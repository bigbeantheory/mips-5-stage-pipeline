==> flow/design.v <==
module ALU(A, B, Result, ALUControl, Zero);
    input [31:0] A, B;
    input [2:0] ALUControl;
    output [31:0] Result;
    output Zero;
    wire [31:0] sum = ALUControl[0] ? (A - B) : (A + B);
    assign Result = (ALUControl == 3'b000) ? sum :
                    (ALUControl == 3'b010) ? A & B :
                    (ALUControl == 3'b011) ? A | B :
                    (ALUControl == 3'b101) ? {{31{1'b0}}, sum[31]} : 0;
    assign Zero = ~|Result;
endmodule
module execute_cycle(clk, rst, RegWriteE, ALUSrcE, MemWriteE, ResultSrcE, BranchE,
                     ALUControlE, RD1_E, RD2_E, Imm_Ext_E, RD_E, PCE, PCPlus4E,
                     PCSrcE, PCTargetE, RegWriteM, MemWriteM, ResultSrcM,
                     RD_M, PCPlus4M, WriteDataM, ALU_ResultM, ResultW,
                     ForwardA_E, ForwardB_E);
    input clk, rst, RegWriteE, ALUSrcE, MemWriteE, ResultSrcE, BranchE;
    input [2:0] ALUControlE;
    input [31:0] RD1_E, RD2_E, Imm_Ext_E, PCE, PCPlus4E, ResultW;
    input [1:0] ForwardA_E, ForwardB_E;
    input [4:0] RD_E;
    output PCSrcE, RegWriteM, MemWriteM, ResultSrcM;
    output [4:0] RD_M;
    output [31:0] PCPlus4M, WriteDataM, ALU_ResultM, PCTargetE;
    wire [31:0] Src_A, Src_B_interim, Src_B, ResultE;
    wire ZeroE;
    reg RegWriteE_r, MemWriteE_r, ResultSrcE_r;
    reg [4:0] RD_E_r;
    reg [31:0] PCPlus4E_r, RD2_E_r, ResultE_r;
    Mux_3_by_1 srcA_mux (.a(RD1_E), .b(ResultW), .c(ALU_ResultM), .s(ForwardA_E), .d(Src_A));
    Mux_3_by_1 srcB_mux (.a(RD2_E), .b(ResultW), .c(ALU_ResultM), .s(ForwardB_E), .d(Src_B_interim));
    Mux alu_src_mux (.a(Src_B_interim), .b(Imm_Ext_E), .s(ALUSrcE), .c(Src_B));
    ALU alu (.A(Src_A), .B(Src_B), .Result(ResultE), .ALUControl(ALUControlE), .Zero(ZeroE));
    PC_Adder branch_adder (.a(PCE), .b(Imm_Ext_E), .c(PCTargetE));
    always @(posedge clk or negedge rst) begin
        if (!rst) begin
            RegWriteE_r <= 0; MemWriteE_r <= 0; ResultSrcE_r <= 0;
            RD_E_r <= 0; PCPlus4E_r <= 0; RD2_E_r <= 0; ResultE_r <= 0;
        end else begin
            RegWriteE_r <= RegWriteE; MemWriteE_r <= MemWriteE; ResultSrcE_r <= ResultSrcE;
            RD_E_r <= RD_E; PCPlus4E_r <= PCPlus4E; RD2_E_r <= Src_B_interim; ResultE_r <= ResultE;
        end
    end
    assign PCSrcE      = ZeroE & BranchE;
    assign RegWriteM   = RegWriteE_r;
    assign MemWriteM   = MemWriteE_r;
    assign ResultSrcM  = ResultSrcE_r;
    assign RD_M        = RD_E_r;
    assign PCPlus4M    = PCPlus4E_r;
    assign WriteDataM  = RD2_E_r;
    assign ALU_ResultM = ResultE_r;
endmodule
module Mux(a, b, s, c);
    input [31:0] a, b;
    input s;
    output [31:0] c;
    assign c = s ? b : a;
endmodule
module Mux_3_by_1(a, b, c, s, d);
    input [31:0] a, b, c;
    input [1:0] s;
    output [31:0] d;
    assign d = s[1] ? c : (s[0] ? b : a);
endmodule
module PC_Adder(a, b, c);
    input [31:0] a, b;
    output [31:0] c;
    assign c = a + b;
endmodule
# [Tool chain data of execute_cycle]
# What the tools print for execute_cycle, step after step.
# Line numbers count from 1 in the design file above.
# The mark -- stands for no value.
[inputs] top_module="execute_cycle" clock="clk" cell_library="sky130hd" pvt_corner="tt_025C_1v80"

# [Word-level counts]
# Yosys after proc, flatten, opt, wreduce and memory -nomap, before mapping. Enables and synchronous resets that opt folds into registers are not counted as muxes. Memory bits, and registers merged into a memory's read port (data or address), are not among the register bits. Print and check cells are not counted. Equal cells are merged and count once.
[bits] reg_bits=104 inputBits=211 out_inout_bits=137 word_cells=29
[op_classes] addsub=3 n_eq=3 mux=10 bitwise=3 reduce_and_logical=3
[ops] operator="32-bit 2-to-1 mux" n=9
[ops] operator="32-bit adder" n=2
[ops] operator="32-bit subtractor" n=1
[ops] operator="32-bit AND" n=1
[ops] operator="32-bit OR" n=1
[ops] operator="32-bit OR reduction" n=1
[ops] operator="3-bit by 2-bit == test with 1-bit output with constant B" n=2
[ops] operator="3-bit == test with constant B" n=1
[ops] operator="3-bit logical NOT" n=1
[ops] operator="1-bit AND" n=1
[ops] operator="1-bit logical NOT" n=1
[ops] operator="1-bit 2-to-1 mux" n=1

# [Depth]
# Yosys ltp: most cells in a row. Word level: on the elaborated netlist, between registers, memories and ports. Mapped: between sequential cells and ports; inverters and the memories' decode and read muxes count.
[depth] word_depth=12 abc_area=0 ltp_mapped=28

# [Mapped cells and area]
# The flow's flattened synthesis, as Yosys stat reports it; memories are mapped. The netlist is that of the ABC_AREA named above (0 if unset); the other value can give another one.
# The area totals of this step are shown rounded.
[synth_totals] cells=1077 mapped_area_um2=9230 seq_area_um2=2600 flip_flops=104
[by_type] type="sky130_fd_sc_hd__dfrtp_1" n=104
[by_type] type="sky130_fd_sc_hd__ha_1" n=65
[by_type] type="sky130_fd_sc_hd__mux2i_1" n=77
[by_type] type="sky130_fd_sc_hd__xnor2_1" n=62
[by_type] type="sky130_fd_sc_hd__o21ai_0" n=95
[by_type] type="sky130_fd_sc_hd__a21oi_1" n=85
[by_type] type="sky130_fd_sc_hd__nand2_1" n=108
[by_type] type="sky130_fd_sc_hd__nor2_1" n=80
[by_type] type="sky130_fd_sc_hd__maj3_1" n=29
[by_type] type="sky130_fd_sc_hd__xor2_1" n=22
[by_type] type="sky130_fd_sc_hd__a21o_1" n=22
[by_type] type="sky130_fd_sc_hd__inv_1" n=39
[by_type] type="sky130_fd_sc_hd__mux2_2" n=12
[by_type] type="sky130_fd_sc_hd__nor2b_1" n=19
[by_type] type="sky130_fd_sc_hd__nor3_1" n=19
[by_type] type="sky130_fd_sc_hd__nand2b_1" n=15
[by_type] type="sky130_fd_sc_hd__clkbuf_1" n=24
[by_type] type="sky130_fd_sc_hd__nand3_1" n=18
# Not listed: further types 65, cells in them 182.
# The figures by module come from a second, unflattened synthesis with its own total; it is not the netlist above.
[hier_totals] hier_cells=1091 area_unflattened_um2=9820
# Each row is one instance without its submodules.
[modules] module="ALU" n_inst=1 n_cells=500 mod_area_um2=3510 mod_seq_area_um2=0.0
[modules] module="execute_cycle" n_inst=1 n_cells=105 mod_area_um2=2610 mod_seq_area_um2=2600
[modules] module="PC_Adder" n_inst=1 n_cells=236 mod_area_um2=1730 mod_seq_area_um2=0.0
[modules] module="Mux_3_by_1" n_inst=2 n_cells=107 mod_area_um2=714 mod_seq_area_um2=0.0
[modules] module="Mux" n_inst=1 n_cells=36 mod_area_um2=544 mod_seq_area_um2=0.0

# [Timing after synthesis]
# Path of least setup slack by OpenSTA after synthesis, without wires, with an ideal clock, recovery checks aside; 20% of the period is set as input and as output delay. Where synthesis merged equal registers, the netlist keeps one of their names.
[synth_path] path_type="in2out" start="input ALUSrcE" end="output PCSrcE" clock_period_ns=11.6 input_delay_ns=2.320 output_delay_ns=2.320 t_first_pin_ns=2.320 arrival_ns=8.976 required_ns=9.280 path_slack_ns=0.304 path_delay_ns=6.656 path_stages=27 n_path_buf=6 synth_period_reached_ns=11.296
# "path_delay_ns" = arrival - input delay + setup time.
# A path that ends at an output port has no setup time.
# "path_stages" counts driving pins, that of a launching flip-flop among them; a cell with two outputs on the path counts twice.
# "synth_period_reached_ns" = period - worst setup slack (recovery checks aside). The figure is calculated, with input and output delays left at 20% of the set period.
[synth_between] cell_sequence="sky130_fd_sc_hd__buf_2 -> sky130_fd_sc_hd__buf_1 -> sky130_fd_sc_hd__clkbuf_1 -> sky130_fd_sc_hd__clkbuf_1 -> sky130_fd_sc_hd__buf_1 -> sky130_fd_sc_hd__clkbuf_1 -> sky130_fd_sc_hd__mux2i_1 -> sky130_fd_sc_hd__ha_1 -> sky130_fd_sc_hd__o21a_1 -> sky130_fd_sc_hd__nand3_1 -> sky130_fd_sc_hd__nor3_1 -> sky130_fd_sc_hd__nor4b_1 -> sky130_fd_sc_hd__nor2_1 -> sky130_fd_sc_hd__xnor2_1 -> sky130_fd_sc_hd__ha_1 -> sky130_fd_sc_hd__nand4_1 -> sky130_fd_sc_hd__nor2_1 -> sky130_fd_sc_hd__o2bb2ai_1 -> sky130_fd_sc_hd__nor4b_2 -> sky130_fd_sc_hd__o21a_2 -> sky130_fd_sc_hd__o21bai_4 -> sky130_fd_sc_hd__a211o_1 -> sky130_fd_sc_hd__a32o_2 -> sky130_fd_sc_hd__or4_1 -> sky130_fd_sc_hd__or4_1 -> sky130_fd_sc_hd__or4_1 -> sky130_fd_sc_hd__nor4_2" cone_cells=13 lines_between=8
[synth_rtl] item="start, declared" line_no=18 rtl="input clk, rst, RegWriteE, ALUSrcE, MemWriteE, ResultSrcE, BranchE;"
[synth_rtl] item="end, declared" line_no=23 rtl="output PCSrcE, RegWriteM, MemWriteM, ResultSrcM;"
# Chain of elaborated cells between the ends: none given.

# [Worst path after layout]
# Path of least setup slack in the final report of entry B (OpenROAD, finished layout, wires in). Where an end is a register, its clock arrival counts in the times.
[layout_path] path_type="in2out" start="input ForwardB_E[0]" end="output PCSrcE" clock_period_ns=13.9 input_delay_ns=2.78 output_delay_ns=2.78 t_first_pin_ns=2.78 arrival_ns=10.01 required_ns=11.12 path_slack_ns=1.11 path_stages=22 n_path_buf=3
[layout_between] cell_sequence="sky130_fd_sc_hd__buf_2 -> sky130_fd_sc_hd__buf_4 -> sky130_fd_sc_hd__mux2i_1 -> sky130_fd_sc_hd__mux2i_1 -> sky130_fd_sc_hd__o32ai_1 -> sky130_fd_sc_hd__nand3_1 -> sky130_fd_sc_hd__nor3_1 -> sky130_fd_sc_hd__nor4b_1 -> sky130_fd_sc_hd__and4b_1 -> sky130_fd_sc_hd__nor2_1 -> sky130_fd_sc_hd__xnor2_1 -> sky130_fd_sc_hd__ha_1 -> sky130_fd_sc_hd__nand4_1 -> sky130_fd_sc_hd__o41ai_1 -> sky130_fd_sc_hd__a21oi_1 -> sky130_fd_sc_hd__xnor2_1 -> sky130_fd_sc_hd__o21ai_2 -> sky130_fd_sc_hd__or4_1 -> sky130_fd_sc_hd__or4_1 -> sky130_fd_sc_hd__or4_1 -> sky130_fd_sc_hd__nor4_2 -> sky130_fd_sc_hd__clkdlybuf4s50_1" cone_cells=15 lines_between=9
[layout_rtl] item="start, declared" line_no=21 rtl="input [1:0] ForwardA_E, ForwardB_E;"
[layout_rtl] item="end, declared" line_no=23 rtl="output PCSrcE, RegWriteM, MemWriteM, ResultSrcM;"
# Chain of elaborated cells between the ends: none given.

execute_cycle through Yosys and OpenROAD on sky130hd: 2 stored runs, unordered, with their settings and measured results. The constraints put input and output delay at 20% of the set period each and load the outputs with 0.01 pF.
By "achieved_clock_period_ns" is meant the clock period of the run minus its worst setup slack. This is arithmetic on one report: input and output delays are still those of the set period (20% each).
By "worstPathTime_ns" is meant the share of the clock period that the worst setup path is allowed (20% is reserved at inputs, 20% at outputs), minus its slack. Clock arrival times at its registers enter into it.
"totalPower_uw" is the tool's figure for a default switching activity; nothing was simulated.
The results are shown rounded.

[flow] entry A: files
==> flow/run.sh <==
#!/bin/bash
# the make line also repeats the synthesis and layout settings of config.mk as NAME=value (left out here)
make -C /OpenROAD-flow-scripts/flow DESIGN_CONFIG=/design/flow/config.mk WORK_HOME=/design/flow/orfs CLKGATE_MAP_FILE= finish
==> flow/config.mk <==
export PLATFORM = sky130hd
export DESIGN_NAME = execute_cycle
export DESIGN_NICKNAME = execute_cycle
export VERILOG_FILES = /design/flow/design.v
export SDC_FILE = /design/flow/constraint.sdc
export NUM_CORES = 4
export LEC_CHECK = 0
export CAP_MARGIN = 20
export CORE_ASPECT_RATIO = 1.87
export CORE_MARGIN = 10
export CORE_UTILIZATION = 67
export CTS_CLUSTER_DIAMETER = 176
export GPL_ROUTABILITY_DRIVEN = 0
export PLACE_DENSITY_LB_ADDON = 0.16
export SLEW_MARGIN = 20
==> flow/constraint.sdc <==
create_clock -name core_clock -period 11.1 [get_ports {clk}]
set_input_delay 2.2200 -clock core_clock [delete_from_list [all_inputs] [get_ports {clk}]]
set_output_delay 2.2200 -clock core_clock [all_outputs]
set_load 0.01 [all_outputs]

[flow] entry A: incomplete, placement halted on FLW-0024

[flow] entry B: files
==> flow/run.sh <==
#!/bin/bash
# the make line also repeats the synthesis and layout settings of config.mk as NAME=value (left out here)
make -C /OpenROAD-flow-scripts/flow DESIGN_CONFIG=/design/flow/config.mk WORK_HOME=/design/flow/orfs CLKGATE_MAP_FILE= finish
==> flow/config.mk <==
export PLATFORM = sky130hd
export DESIGN_NAME = execute_cycle
export DESIGN_NICKNAME = execute_cycle
export VERILOG_FILES = /design/flow/design.v
export SDC_FILE = /design/flow/constraint.sdc
export NUM_CORES = 4
export LEC_CHECK = 0
export CAP_MARGIN = 20
export CORE_MARGIN = 2
export CORE_UTILIZATION = 40
export SLEW_MARGIN = 20
==> flow/constraint.sdc <==
create_clock -name core_clock -period 13.9 [get_ports {clk}]
set_input_delay 2.7800 -clock core_clock [delete_from_list [all_inputs] [get_ports {clk}]]
set_output_delay 2.7800 -clock core_clock [all_outputs]
set_load 0.01 [all_outputs]

[flow] entry B: metrics
[metrics] finalCellArea_um2 = 13100
[metrics] layout_utilization_frac = 0.581
[metrics] final_hold_ws_ns = 0.570
[metrics] worstPathTime_ns = 7.23
[metrics] critical_path_kind = in2out
[metrics] die_area_um2 = 24300
[metrics] worstSetupSlack_ns = 1.11
[metrics] totalPower_uw = 1280
[metrics] tns_ns = 0.000
[metrics] synthesis_area_um2 = 9230
[metrics] achieved_clock_period_ns = 12.793
