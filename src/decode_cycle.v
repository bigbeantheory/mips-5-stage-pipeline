==> flow/design.v <==
module Control_Unit_Top(Op, RegWrite, ImmSrc, ALUSrc, MemWrite, ResultSrc, Branch, funct3, funct7, ALUControl);
    input [6:0] Op, funct7;
    input [2:0] funct3;
    output RegWrite, ALUSrc, MemWrite, ResultSrc, Branch;
    output [1:0] ImmSrc;
    output [2:0] ALUControl;
    assign RegWrite = (Op == 7'b0110011 || Op == 7'b0000011 || Op == 7'b0010011);
    assign MemWrite = (Op == 7'b0100011);
    assign ResultSrc = (Op == 7'b0000011);
    assign ALUSrc = (Op == 7'b0000011 || Op == 7'b0100011 || Op == 7'b0010011);
    assign Branch = (Op == 7'b1100011);
    assign ImmSrc = (Op == 7'b0100011) ? 2'b01 : (Op == 7'b1100011) ? 2'b10 : 2'b00;
    assign ALUControl = (Op == 7'b0000011 || Op == 7'b0100011) ? 3'b000 :
                        (Op == 7'b1100011) ? 3'b001 :
                        (funct3 == 3'b000 && funct7 == 7'b0100000) ? 3'b001 :
                        (funct3 == 3'b000) ? 3'b000 :
                        (funct3 == 3'b111) ? 3'b011 :
                        (funct3 == 3'b110) ? 3'b010 :
                        (funct3 == 3'b010) ? 3'b101 : 3'b000;
endmodule
module decode_cycle(clk, rst, InstrD, PCD, PCPlus4D, RegWriteW, RDW, ResultW, RegWriteE, ALUSrcE, MemWriteE, ResultSrcE,
    BranchE, ALUControlE, RD1_E, RD2_E, Imm_Ext_E, RD_E, PCE, PCPlus4E, RS1_E, RS2_E);
    input clk, rst, RegWriteW;
    input [31:0] InstrD, PCD, PCPlus4D, ResultW;
    input [4:0] RDW;
    output RegWriteE, ALUSrcE, MemWriteE, ResultSrcE, BranchE;
    output [2:0] ALUControlE;
    output [31:0] RD1_E, RD2_E, Imm_Ext_E, PCE, PCPlus4E;
    output [4:0] RD_E, RS1_E, RS2_E;
    wire RegWriteD, ALUSrcD, MemWriteD, ResultSrcD, BranchD;
    wire [1:0] ImmSrcD;
    wire [2:0] ALUControlD;
    wire [31:0] RD1_D, RD2_D, Imm_Ext_D;
    reg RegWriteD_r, ALUSrcD_r, MemWriteD_r, ResultSrcD_r, BranchD_r;
    reg [2:0] ALUControlD_r;
    reg [31:0] RD1_D_r, RD2_D_r, Imm_Ext_D_r, PCD_r, PCPlus4D_r;
    reg [4:0] RD_D_r, RS1_D_r, RS2_D_r;
    Control_Unit_Top control (.Op(InstrD[6:0]), .RegWrite(RegWriteD), .ImmSrc(ImmSrcD), .ALUSrc(ALUSrcD),
                              .MemWrite(MemWriteD), .ResultSrc(ResultSrcD), .Branch(BranchD), .funct3(InstrD[14:12]),
                              .funct7(InstrD[31:25]), .ALUControl(ALUControlD));
    Register_File rf (.clk(clk), .rst(rst), .WE3(RegWriteW), .WD3(ResultW), .A1(InstrD[19:15]), .A2(InstrD[24:20]),
                      .A3(RDW), .RD1(RD1_D), .RD2(RD2_D));
    Sign_Extend extension (.In(InstrD), .Imm_Ext(Imm_Ext_D), .ImmSrc(ImmSrcD));
    always @(posedge clk or negedge rst) begin
        if (!rst) begin
            RegWriteD_r <= 0; ALUSrcD_r <= 0; MemWriteD_r <= 0; ResultSrcD_r <= 0; BranchD_r <= 0;
            ALUControlD_r <= 0; RD1_D_r <= 0; RD2_D_r <= 0; Imm_Ext_D_r <= 0; RD_D_r <= 0;
            PCD_r <= 0; PCPlus4D_r <= 0; RS1_D_r <= 0; RS2_D_r <= 0;
        end else begin
            RegWriteD_r <= RegWriteD; ALUSrcD_r <= ALUSrcD; MemWriteD_r <= MemWriteD; ResultSrcD_r <= ResultSrcD; BranchD_r <= BranchD;
            ALUControlD_r <= ALUControlD; RD1_D_r <= RD1_D; RD2_D_r <= RD2_D; Imm_Ext_D_r <= Imm_Ext_D;
            RD_D_r <= InstrD[11:7]; PCD_r <= PCD; PCPlus4D_r <= PCPlus4D;
            RS1_D_r <= InstrD[19:15]; RS2_D_r <= InstrD[24:20];
        end
    end
    assign RegWriteE = RegWriteD_r; assign ALUSrcE = ALUSrcD_r; assign MemWriteE = MemWriteD_r;
    assign ResultSrcE = ResultSrcD_r; assign BranchE = BranchD_r; assign ALUControlE = ALUControlD_r;
    assign RD1_E = RD1_D_r; assign RD2_E = RD2_D_r; assign Imm_Ext_E = Imm_Ext_D_r;
    assign RD_E = RD_D_r; assign PCE = PCD_r; assign PCPlus4E = PCPlus4D_r;
    assign RS1_E = RS1_D_r; assign RS2_E = RS2_D_r;
endmodule
module Register_File(clk, rst, WE3, A1, A2, A3, WD3, RD1, RD2);
    input clk, rst, WE3;
    input [4:0] A1, A2, A3;
    input [31:0] WD3;
    output [31:0] RD1, RD2;
    reg [31:0] registers [31:0];
    integer i;
    always @(posedge clk or negedge rst) begin
        if (!rst) for (i = 0; i < 32; i = i + 1) registers[i] <= 0;
        else if (WE3) registers[A3] <= WD3;
    end
    assign RD1 = (A1 == 0) ? 0 : registers[A1];
    assign RD2 = (A2 == 0) ? 0 : registers[A2];
endmodule
module Sign_Extend(In, Imm_Ext, ImmSrc);
    input [31:0] In;
    input [1:0] ImmSrc;
    output reg [31:0] Imm_Ext;
    always @(*) case(ImmSrc)
        2'b00: Imm_Ext = {{20{In[31]}}, In[31:20]};
        2'b01: Imm_Ext = {{20{In[31]}}, In[31:25], In[11:7]};
        2'b10: Imm_Ext = {{19{In[31]}}, In[31], In[7], In[30:25], In[11:8], 1'b0};
        default: Imm_Ext = 0;
    endcase
endmodule
Reports on decode_cycle:

Tool output for the design above, in the order of the flow.
Lines are those of the file above, counted from 1.
Operators: Yosys type, input widths -> output width; for muxes data width and select width s.
Library cell names are shortened.
The mark - stands for no value.

* design top: decode_cycle
* clock input: clk
* cell library: sky130hd
* library corner: tt_025C_1v80

Word-level counts:

Source: Yosys, flattened and elaborated. Widths are those after wreduce. Registers that Yosys merges into a memory's read port (data or address) are not register bits. Print and check cells do not count. Equal cells are merged and count once.

* add/sub/neg operators: 0
* multipliers: 0
* div/mod/pow operators: 0
* $lt $le $gt $ge: 0
* equality and inequality tests: 104
* shift-type cells: 0
* multiplexer cells: 14
* bitwise logic cells: 0
* reduce/logical cells: 40

Operators by type and width (count)
* $pmux 32 s31: 2
* $eq 5x5->1 const B: 48
* $eq 5x4->1 const B: 24
* $pmux 32 s3: 1
* $mux 32: 2
* $reduce_and 2->1: 31
* $eq 5x3->1 const B: 12
* $eq 5x2->1 const B: 6
* $eq 7x6->1 const B: 3
* $mux 3: 7
* $eq 5x1->1 const B: 3
* $logic_not 5->1: 2
* $eq 7x2->1 const B: 1
* $eq 7x5->1 const B: 1
* $eq 7x7->1 const B: 1
* $eq 3x3->1 const B: 2
* $logic_or 1x1->1: 4
* $mux 2: 2
* $eq 3x2->1 const B: 1
* $logic_not 3->1: 1
* $eq 2x1->1 const B: 1
* $eq 2x2->1 const B: 1
* $logic_not 2->1: 1
* $logic_and 1x1->1: 1

* bits in registers: 1175
* bits in latches: 0
* RAM bits: 0
* ROM bits: 0
* word width x clocked read ports: 0
* memories: 0
* output and inout port bits: 183
* elaborated cells: 203

Depth:

Longest topological path by Yosys (ltp), each cell counted once; first at word level (registers and memories cut), then after technology mapping (sequential cells cut; the memories' decode and read muxes count).

* depth after elaboration: 8
* ABC_AREA: 1
* mapped depth: 12
* depth with buffers taken out: 10

Synthesis result:

Yosys stat after the flow's synthesis: flattened, memories mapped to cells. It holds for the ABC_AREA given above (unset counts as 0); a run with the other value may have another netlist.

* cells in the netlist: 8073
* chip area (Yosys): 59138.0 µm²
* sequential part of the area: 28927.7 µm²
* flip-flops: 1156
* buffers: 709

Cells by type (count)
* dfrtp_1: 1156
* nand2_1: 2687
* o21ai_0: 1010
* nand3_1: 997
* nor2_1: 759
* nand4_1: 439
* clkbuf_1: 439
* buf_2: 178
* a21oi_1: 129
* inv_1: 121
* buf_1: 64
* buf_4: 27
* nor2_2: 16
* nor3_1: 17
* nor2_4: 4
* nand2_2: 5
* inv_2: 7
* nor3_2: 2

Other cell types: 10; their cells: 16.

Path before layout:

Path of least setup slack by OpenSTA after synthesis, without wires, with an ideal clock, recovery checks aside; 20% of the period is set as input and as output delay. Where synthesis merged equal registers, the netlist keeps one of their names.

* path type: input -> register
* from: in InstrD[15]
* to: reg RD1_D_r[11]
* period: 2.76 ns
* input delay: 0.552 ns
* library setup time: 0.077 ns
* time at the first pin: 0.552 ns
* arrival time: 1.813 ns
* path slack: 0.870 ns
* delay of the path: 1.338 ns
* stages: 12
* buffers on the path: 3
* period reached after synthesis: 1.89 ns

"delay of the path" = arrival - input delay + setup time.
"stages": output pins that drive a net of the path, with the launching flip-flop's if there is one; two outputs of one cell count as two.
"period reached after synthesis" = period - worst setup slack (recovery checks aside). The figure is calculated, with input and output delays left at 20% of the set period.
The rows between start and end are the longest chain of elaborated cells between them; the timing report does not say that the signal goes this way. Where chains are equally long, one stands for them.
Each line given opens the expression or statement behind the cell; cells for indexed reads and writes are added by Yosys, which also makes memories of some case tables.

* cell sequence: buf_2 > inv_2 > nand2_1 > nor2_1 > buf_4 > buf_2 > nand3_1 > nand2_1 > nor2_1 > nand2_1 > nor2_1 > a21oi_1
* cells in the longest elaborated chain: 3

RTL lines, path post-synthesis
* start, declared: RTL line 24 `input [31:0] InstrD, PCD, PCPlus4D, ResultW;`
* $eq 5x5->1: RTL line 73 `assign RD1 = (A1 == 0) ? 0 : registers[A1];`
* $pmux 32 s31: RTL line 73
* $mux 32: RTL line 73
* end, assigned: RTL line 47 `ALUControlD_r <= 0; RD1_D_r <= 0; RD2_D_r <= 0; Imm_Ext_D_r <= 0; RD_D_r <= 0;`
* end, assigned: RTL line 51 `ALUControlD_r <= ALUControlD; RD1_D_r <= RD1_D; RD2_D_r <= RD2_D; Imm_Ext_D_r <= Imm_Ext_D;`
* end, declared: RTL line 36 `reg [31:0] RD1_D_r, RD2_D_r, Imm_Ext_D_r, PCD_r, PCPlus4D_r;`

Subject: decode_cycle on sky130hd, stored results

Hello all,

decode_cycle: 2 stored runs of the Yosys and OpenROAD flow on sky130hd. The settings differ; the order carries no meaning. The constraints put input and output delay at 20% of the set period each and load the outputs with 0.01 pF.

### Job 1

==> flow/run.sh <==
#!/bin/bash
# the make line also repeats the synthesis and layout settings of config.mk as NAME=value (left out here)
make -C /OpenROAD-flow-scripts/flow DESIGN_CONFIG=/design/flow/config.mk WORK_HOME=/design/flow/orfs CLKGATE_MAP_FILE= finish
==> flow/config.mk <==
export PLATFORM = sky130hd
export DESIGN_NAME = decode_cycle
export DESIGN_NICKNAME = decode_cycle
export VERILOG_FILES = /design/flow/design.v
export SDC_FILE = /design/flow/constraint.sdc
export NUM_CORES = 4
export LEC_CHECK = 0
export ABC_AREA = 1
export CAP_MARGIN = 15
export CORE_ASPECT_RATIO = 0.73
export CORE_MARGIN = 2
export CORE_UTILIZATION = 50
export GPL_TIMING_DRIVEN = 0
export PLACE_DENSITY_LB_ADDON = 0.09
export SETUP_SLACK_MARGIN = 0.28
export SLEW_MARGIN = 20
export TNS_END_PERCENT = 10
==> flow/constraint.sdc <==
create_clock -name core_clock -period 2.52 [get_ports {clk}]
set_input_delay 0.5040 -clock core_clock [delete_from_list [all_inputs] [get_ports {clk}]]
set_output_delay 0.5040 -clock core_clock [all_outputs]
set_load 0.01 [all_outputs]

Outcome of job 1: no results, routing failed with GRT-0116

### Job 2

==> flow/run.sh <==
#!/bin/bash
# the make line also repeats the synthesis and layout settings of config.mk as NAME=value (left out here)
make -C /OpenROAD-flow-scripts/flow DESIGN_CONFIG=/design/flow/config.mk WORK_HOME=/design/flow/orfs CLKGATE_MAP_FILE= finish
==> flow/config.mk <==
export PLATFORM = sky130hd
export DESIGN_NAME = decode_cycle
export DESIGN_NICKNAME = decode_cycle
export VERILOG_FILES = /design/flow/design.v
export SDC_FILE = /design/flow/constraint.sdc
export NUM_CORES = 4
export LEC_CHECK = 0
export CAP_MARGIN = 15
export CELL_PAD_IN_SITES_GLOBAL_PLACEMENT = 3
export CORE_MARGIN = 2
export CORE_UTILIZATION = 52
export CTS_CLUSTER_SIZE = 82
export MAX_ROUTING_LAYER = met4
export MIN_ROUTING_LAYER = met2
export PLACE_DENSITY_LB_ADDON = 0.22
export SETUP_SLACK_MARGIN = 0.29
export SLEW_MARGIN = 35
==> flow/constraint.sdc <==
create_clock -name core_clock -period 1.62 [get_ports {clk}]
set_input_delay 0.3240 -clock core_clock [delete_from_list [all_inputs] [get_ports {clk}]]
set_output_delay 0.3240 -clock core_clock [all_outputs]
set_load 0.01 [all_outputs]

Outcome of job 2: no results, placement failed with FLW-0024

Thanks
